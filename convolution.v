==> flow/design.v <==
module convolution(
input        clk,
input [71:0] pixel_data_in,
input        pixel_data_valid_in,
output reg [7:0] convolved_data_out,
output reg   convolved_data_valid_out
);
reg [7:0] kernel_horizontal [8:0];
reg [7:0] kernel_vertical [8:0];
reg [10:0] mult_result_horizontal[8:0];
reg [10:0] mult_result_vertical[8:0];
reg [10:0] sum_horizontal;
reg [10:0] sum_vertical;
reg [10:0] sum_horizontal_reg;
reg [10:0] sum_vertical_reg;
reg mult_result_valid;
reg sum_result_valid;
reg convolved_data_valid_reg;
reg [20:0] convolved_data_intermediate1;
reg [20:0] convolved_data_intermediate2;
wire [21:0] convolved_data_combined;
reg convolved_data_intermediate_valid;
initial begin
    kernel_horizontal[0] =  1;
    kernel_horizontal[1] =  0;
    kernel_horizontal[2] = -1;
    kernel_horizontal[3] =  2;
    kernel_horizontal[4] =  0;
    kernel_horizontal[5] = -2;
    kernel_horizontal[6] =  1;
    kernel_horizontal[7] =  0;
    kernel_horizontal[8] = -1;
    kernel_vertical[0] =  1;
    kernel_vertical[1] =  2;
    kernel_vertical[2] =  1;
    kernel_vertical[3] =  0;
    kernel_vertical[4] =  0;
    kernel_vertical[5] =  0;
    kernel_vertical[6] = -1;
    kernel_vertical[7] = -2;
    kernel_vertical[8] = -1;
end    
always @(posedge clk) begin
    mult_result_horizontal[0] <= $signed(kernel_horizontal[0]) * $signed({1'b0, pixel_data_in[7:0]});
    mult_result_horizontal[1] <= $signed(kernel_horizontal[1]) * $signed({1'b0, pixel_data_in[15:8]});
    mult_result_horizontal[2] <= $signed(kernel_horizontal[2]) * $signed({1'b0, pixel_data_in[23:16]});
    mult_result_horizontal[3] <= $signed(kernel_horizontal[3]) * $signed({1'b0, pixel_data_in[31:24]});
    mult_result_horizontal[4] <= $signed(kernel_horizontal[4]) * $signed({1'b0, pixel_data_in[39:32]});
    mult_result_horizontal[5] <= $signed(kernel_horizontal[5]) * $signed({1'b0, pixel_data_in[47:40]});
    mult_result_horizontal[6] <= $signed(kernel_horizontal[6]) * $signed({1'b0, pixel_data_in[55:48]});
    mult_result_horizontal[7] <= $signed(kernel_horizontal[7]) * $signed({1'b0, pixel_data_in[63:56]});
    mult_result_horizontal[8] <= $signed(kernel_horizontal[8]) * $signed({1'b0, pixel_data_in[71:64]});
    mult_result_vertical[0] <= $signed(kernel_vertical[0]) * $signed({1'b0, pixel_data_in[7:0]});
    mult_result_vertical[1] <= $signed(kernel_vertical[1]) * $signed({1'b0, pixel_data_in[15:8]});
    mult_result_vertical[2] <= $signed(kernel_vertical[2]) * $signed({1'b0, pixel_data_in[23:16]});
    mult_result_vertical[3] <= $signed(kernel_vertical[3]) * $signed({1'b0, pixel_data_in[31:24]});
    mult_result_vertical[4] <= $signed(kernel_vertical[4]) * $signed({1'b0, pixel_data_in[39:32]});
    mult_result_vertical[5] <= $signed(kernel_vertical[5]) * $signed({1'b0, pixel_data_in[47:40]});
    mult_result_vertical[6] <= $signed(kernel_vertical[6]) * $signed({1'b0, pixel_data_in[55:48]});
    mult_result_vertical[7] <= $signed(kernel_vertical[7]) * $signed({1'b0, pixel_data_in[63:56]});
    mult_result_vertical[8] <= $signed(kernel_vertical[8]) * $signed({1'b0, pixel_data_in[71:64]});
    mult_result_valid <= pixel_data_valid_in;
end
always @(*) begin
    sum_horizontal = $signed(mult_result_horizontal[0]) + $signed(mult_result_horizontal[1]) + $signed(mult_result_horizontal[2]) +
                      $signed(mult_result_horizontal[3]) + $signed(mult_result_horizontal[4]) + $signed(mult_result_horizontal[5]) +
                      $signed(mult_result_horizontal[6]) + $signed(mult_result_horizontal[7]) + $signed(mult_result_horizontal[8]);
    sum_vertical = $signed(mult_result_vertical[0]) + $signed(mult_result_vertical[1]) + $signed(mult_result_vertical[2]) +
                   $signed(mult_result_vertical[3]) + $signed(mult_result_vertical[4]) + $signed(mult_result_vertical[5]) +
                   $signed(mult_result_vertical[6]) + $signed(mult_result_vertical[7]) + $signed(mult_result_vertical[8]);
end
always @(posedge clk) begin
    sum_horizontal_reg <= sum_horizontal;
    sum_vertical_reg <= sum_vertical;
    sum_result_valid <= mult_result_valid;
end
always @(posedge clk) begin
    convolved_data_intermediate1 <= $signed(sum_horizontal_reg) * $signed(sum_horizontal_reg);
    convolved_data_intermediate2 <= $signed(sum_vertical_reg) * $signed(sum_vertical_reg);
    convolved_data_intermediate_valid <= sum_result_valid;
end
assign convolved_data_combined = convolved_data_intermediate1 + convolved_data_intermediate2;
always @(posedge clk) begin
    if (convolved_data_combined > 4000)
        convolved_data_out <= 8'hFF;
    else
        convolved_data_out <= 8'h00;
    convolved_data_valid_out <= convolved_data_intermediate_valid;
end
endmodule
Reports on convolution
The steps from the RTL of convolution to its reports follow in flow order.
Line numbers count from 1 in the design file above.
Cell names lack the library's common part.
Not given: -

inputs
  design top = convolution
  clock = clk
  cell library = sky130hd
  timing corner = tt_025C_1v80

Word-level counts
Yosys after proc, flatten, opt, wreduce and memory -nomap, before mapping. Enables and synchronous resets that opt folds into registers are not counted as muxes. Print and check cells are not counted.
Yosys's memory passes give these memory sizes; they may raise the number of words (mostly to a power of two), join words into wider ones and drop unused or constant bits.

storage and ports
  memory bits (read-only) = 256
  bits of input ports = 74
  output and inout bits = 9
  flip-flop bits (word level) = 274
  word-level cells = 68
  memories = 2

operators by class
  $mul = 20
  muxes and demuxes = 1
  $lt $le $gt $ge = 1
  add/sub/neg operators = 17

memories
  memory             words  width  read ports  write ports  line  source
  kernel_horizontal  1      128    1           0            8     reg [7:0] kernel_horizontal [8:0];
  kernel_vertical    1      128    1           0            9     reg [7:0] kernel_vertical [8:0];

operators by type and width
  cell                                                      number
  multiplier 8 x 9 -> 11 bit                                18
  multiplier 11 x 11 -> 21 bit                              2
  adder 11 bit                                              16
  adder 21 x 21 -> 22 bit                                   1
  greater-than comparator 22 x 12 -> 1 bit with constant B  1
  two-way mux 8 bit                                         1

Logic depth
Depth = most cells in a row (Yosys ltp): at word level without a register or memory, in the mapped netlist without a sequential cell, where the memories' decode and read muxes count.

logic depth
  word-level depth = 8
  ABC_AREA = 0
  mapped depth = 22
  mapped depth without buffers = 21

Netlist
Source: synth_stat.txt of the flow (Yosys; design flattened, memories mapped). It holds for the ABC_AREA given above (unset counts as 0); a run with the other value may have another netlist.

synthesis totals
  mapped flip-flops = 158
  sequential area = 3163.0 um^2
  chip area (Yosys) = 20922.6 um^2
  cell count = 2108
  buffer cells = 32

cells by type
  cell      number  total area (um^2)
  fa_1      384     7.69E+03
  ha_1      294     3.68E+03
  dfxtp_1   158     3.16E+03
  inv_1     643     2.41E+03
  xnor2_1   124     1.09E+03
  and2_1    56      350.336
  a21oi_1   65      325.312
  nand2_1   66      247.738
  nor2_1    63      236.477
  xor2_1    20      175.168
  o21bai_1  18      135.13
  o21ai_0   25      125.12
  a21o_1    16      120.115
  nor2b_1   16      100.096
  clkbuf_1  24      90.086
  o21a_1    12      90.086
  nor3_1    13      65.062
  and3_1    10      62.56

Not listed: further types 38, cells in them 101.

Timing after synthesis
Source: OpenSTA report_checks on the synthesized netlist (no wires, ideal clock, input and output delay 20% of the period each), path of least setup slack; recovery checks are left aside. Register names are those of the netlist, which keeps one name where synthesis merged equal registers.

timing after synthesis
  path kind = in2reg
  from = in pixel_data_in[18]
  to = reg mult_result_horizontal[2][10]
  external input delay = 2.260 ns
  data arrival time = 5.358 ns
  library setup time = 0.120 ns
  data required time = 11.180 ns
  driving pins on the path = 14
  setup slack = 5.822 ns
  clock period = 11.3 ns
  path buffers = 0
  path delay = 3.218 ns
  time at the first pin = 2.260 ns
  synthesis period reached = 5.478 ns

"path delay" is the arrival time less input delay plus setup time.
"driving pins on the path" counts driving pins, that of a launching flip-flop among them; a cell with two outputs on the path counts twice.
"synthesis period reached" is the clock period less the worst setup slack; recovery checks do not enter. This is arithmetic on one report: input and output delays are still those of the set period (20% each).
The rows between start and end are the longest chain of elaborated cells between them; the timing report does not say that the signal goes this way. Where chains are equally long, one stands for them.
A line is the first line of the expression or statement that the cell stems from. Yosys adds cells for indexed reads and writes and turns some case tables into memories.

on the way, after synthesis
  cells stage by stage = inv_1 fa_1 inv_1 ha_1 inv_1 fa_1 fa_1 inv_1 ha_1 a21o_1 a21oi_1 o21bai_1 a21oi_1 xnor2_1
  length of the longest elaborated chain = 1
  elaborated cells between the ends (all ways) = 1
  source lines of those cells = 1
  those cells by class = mul (1)

RTL lines, path after synthesis
  item                        line  source
  start: declaration          3     input [71:0] pixel_data_in,
  multiplier 8 x 9 -> 11 bit  46    mult_result_horizontal[2] <= $signed(kernel_horizontal[2]) * $signed({1'b0, pixel_data_in[23:16]});
  end: assignment             46
  end: declaration            10    reg [10:0] mult_result_horizontal[8:0];

Worst path after layout
Path of least setup slack in the final report of run 1 (OpenROAD, finished layout, wires in). Where an end is a register, its clock arrival counts in the times.

timing after layout
  path kind = reg2reg
  from = reg sum_vertical_reg[4]
  to = reg convolved_data_intermediate2[19]
  driving pins on the path = 20
  clock period = 8.75 ns
  setup slack = 2.77 ns
  data required time = 9.12 ns
  data arrival time = 6.35 ns
  time at the first pin = 0.44 ns
  library setup time = 0.07 ns
  path buffers = 0

The rows between start and end are the longest chain of elaborated cells between them; the timing report does not say that the signal goes this way. Where chains are equally long, one stands for them.

on the way, after layout
  cells stage by stage = dfxtp_1 inv_1 nor2_1 inv_1 fa_1 inv_1 fa_1 inv_1 fa_1 fa_1 fa_1 inv_1 ha_1 and2_1 a31oi_1 a31o_2 nor2_1 or4_1 a21oi_1 xnor2_1
  length of the longest elaborated chain = 1
  elaborated cells between the ends (all ways) = 1
  source lines of those cells = 1
  those cells by class = mul (1)

RTL lines, path after layout
  item                          line  source
  start: declaration            15    reg [10:0] sum_vertical_reg;
  start: assignment             74    sum_vertical_reg <= sum_vertical;
  multiplier 11 x 11 -> 21 bit  79    convolved_data_intermediate2 <= $signed(sum_vertical_reg) * $signed(sum_vertical_reg);
  end: assignment               79
  end: declaration              20    reg [20:0] convolved_data_intermediate2;

Lab notebook: convolution

Measured results for convolution: 2 stored runs of the Yosys and OpenROAD flow on sky130hd. The settings differ; the order carries no meaning. The constraints put input and output delay at 20% of the set period each and load the outputs with 0.01 pF.
"achieved clock period (ns)" means the clock period less the worst setup slack. The figure is calculated, with input and output delays left at 20% of the set period.
"worst setup path time (ns)" = time allowed to the worst setup path (clock period - input delay - output delay, where it has them) - its slack; a late launch clock adds to it, a late capture clock takes from it.

settings of run 1
{
  "period_ns": 8.75,
  "CORE_UTILIZATION": 41,
  "CORE_ASPECT_RATIO": 1.48,
  "CELL_PAD_IN_SITES_GLOBAL_PLACEMENT": 2,
  "CELL_PAD_IN_SITES_DETAIL_PLACEMENT": 2,
  "ABC_AREA": 0,
  "GPL_TIMING_DRIVEN": 1,
  "CTS_CLUSTER_SIZE": 17,
  "CAP_MARGIN": 10,
  "MAX_ROUTING_LAYER": "met4",
  "CORE_MARGIN": 2,
  "SLEW_MARGIN": 20
}
report of run 1
yosys chip area after synthesis (um^2): 20922.6
finish__design__die__area: 52889.4
finish__design__instance__area__stdcell: 22922.0
finish__design__instance__utilization: 0.4546
finish__timing__setup__ws: 2.770
finish__timing__setup__tns: 0.000
finish__timing__hold__ws: 0.333
achieved clock period (ns): 5.980
worst setup path time (ns): 5.98
worst setup path kind: reg2reg

settings of run 2
{
  "period_ns": 3.72,
  "CORE_UTILIZATION": 31,
  "PLACE_DENSITY_LB_ADDON": 0.11,
  "HOLD_SLACK_MARGIN": 0.22,
  "CELL_PAD_IN_SITES_GLOBAL_PLACEMENT": 0,
  "CELL_PAD_IN_SITES_DETAIL_PLACEMENT": 2,
  "TNS_END_PERCENT": 30,
  "GPL_ROUTABILITY_DRIVEN": 1,
  "CTS_CLUSTER_SIZE": 55,
  "CTS_CLUSTER_DIAMETER": 332,
  "CAP_MARGIN": 20,
  "CORE_MARGIN": 2,
  "SLEW_MARGIN": 20
}
report of run 2
yosys chip area after synthesis (um^2): 20922.6
finish__design__die__area: 69585.2
finish__design__instance__area__stdcell: 27587.7
finish__design__instance__utilization: 0.4115
finish__timing__setup__ws: -1.190
finish__timing__setup__tns: -22.318
finish__timing__hold__ws: 0.330
achieved clock period (ns): 4.910
worst setup path time (ns): 4.91
worst setup path kind: reg2reg
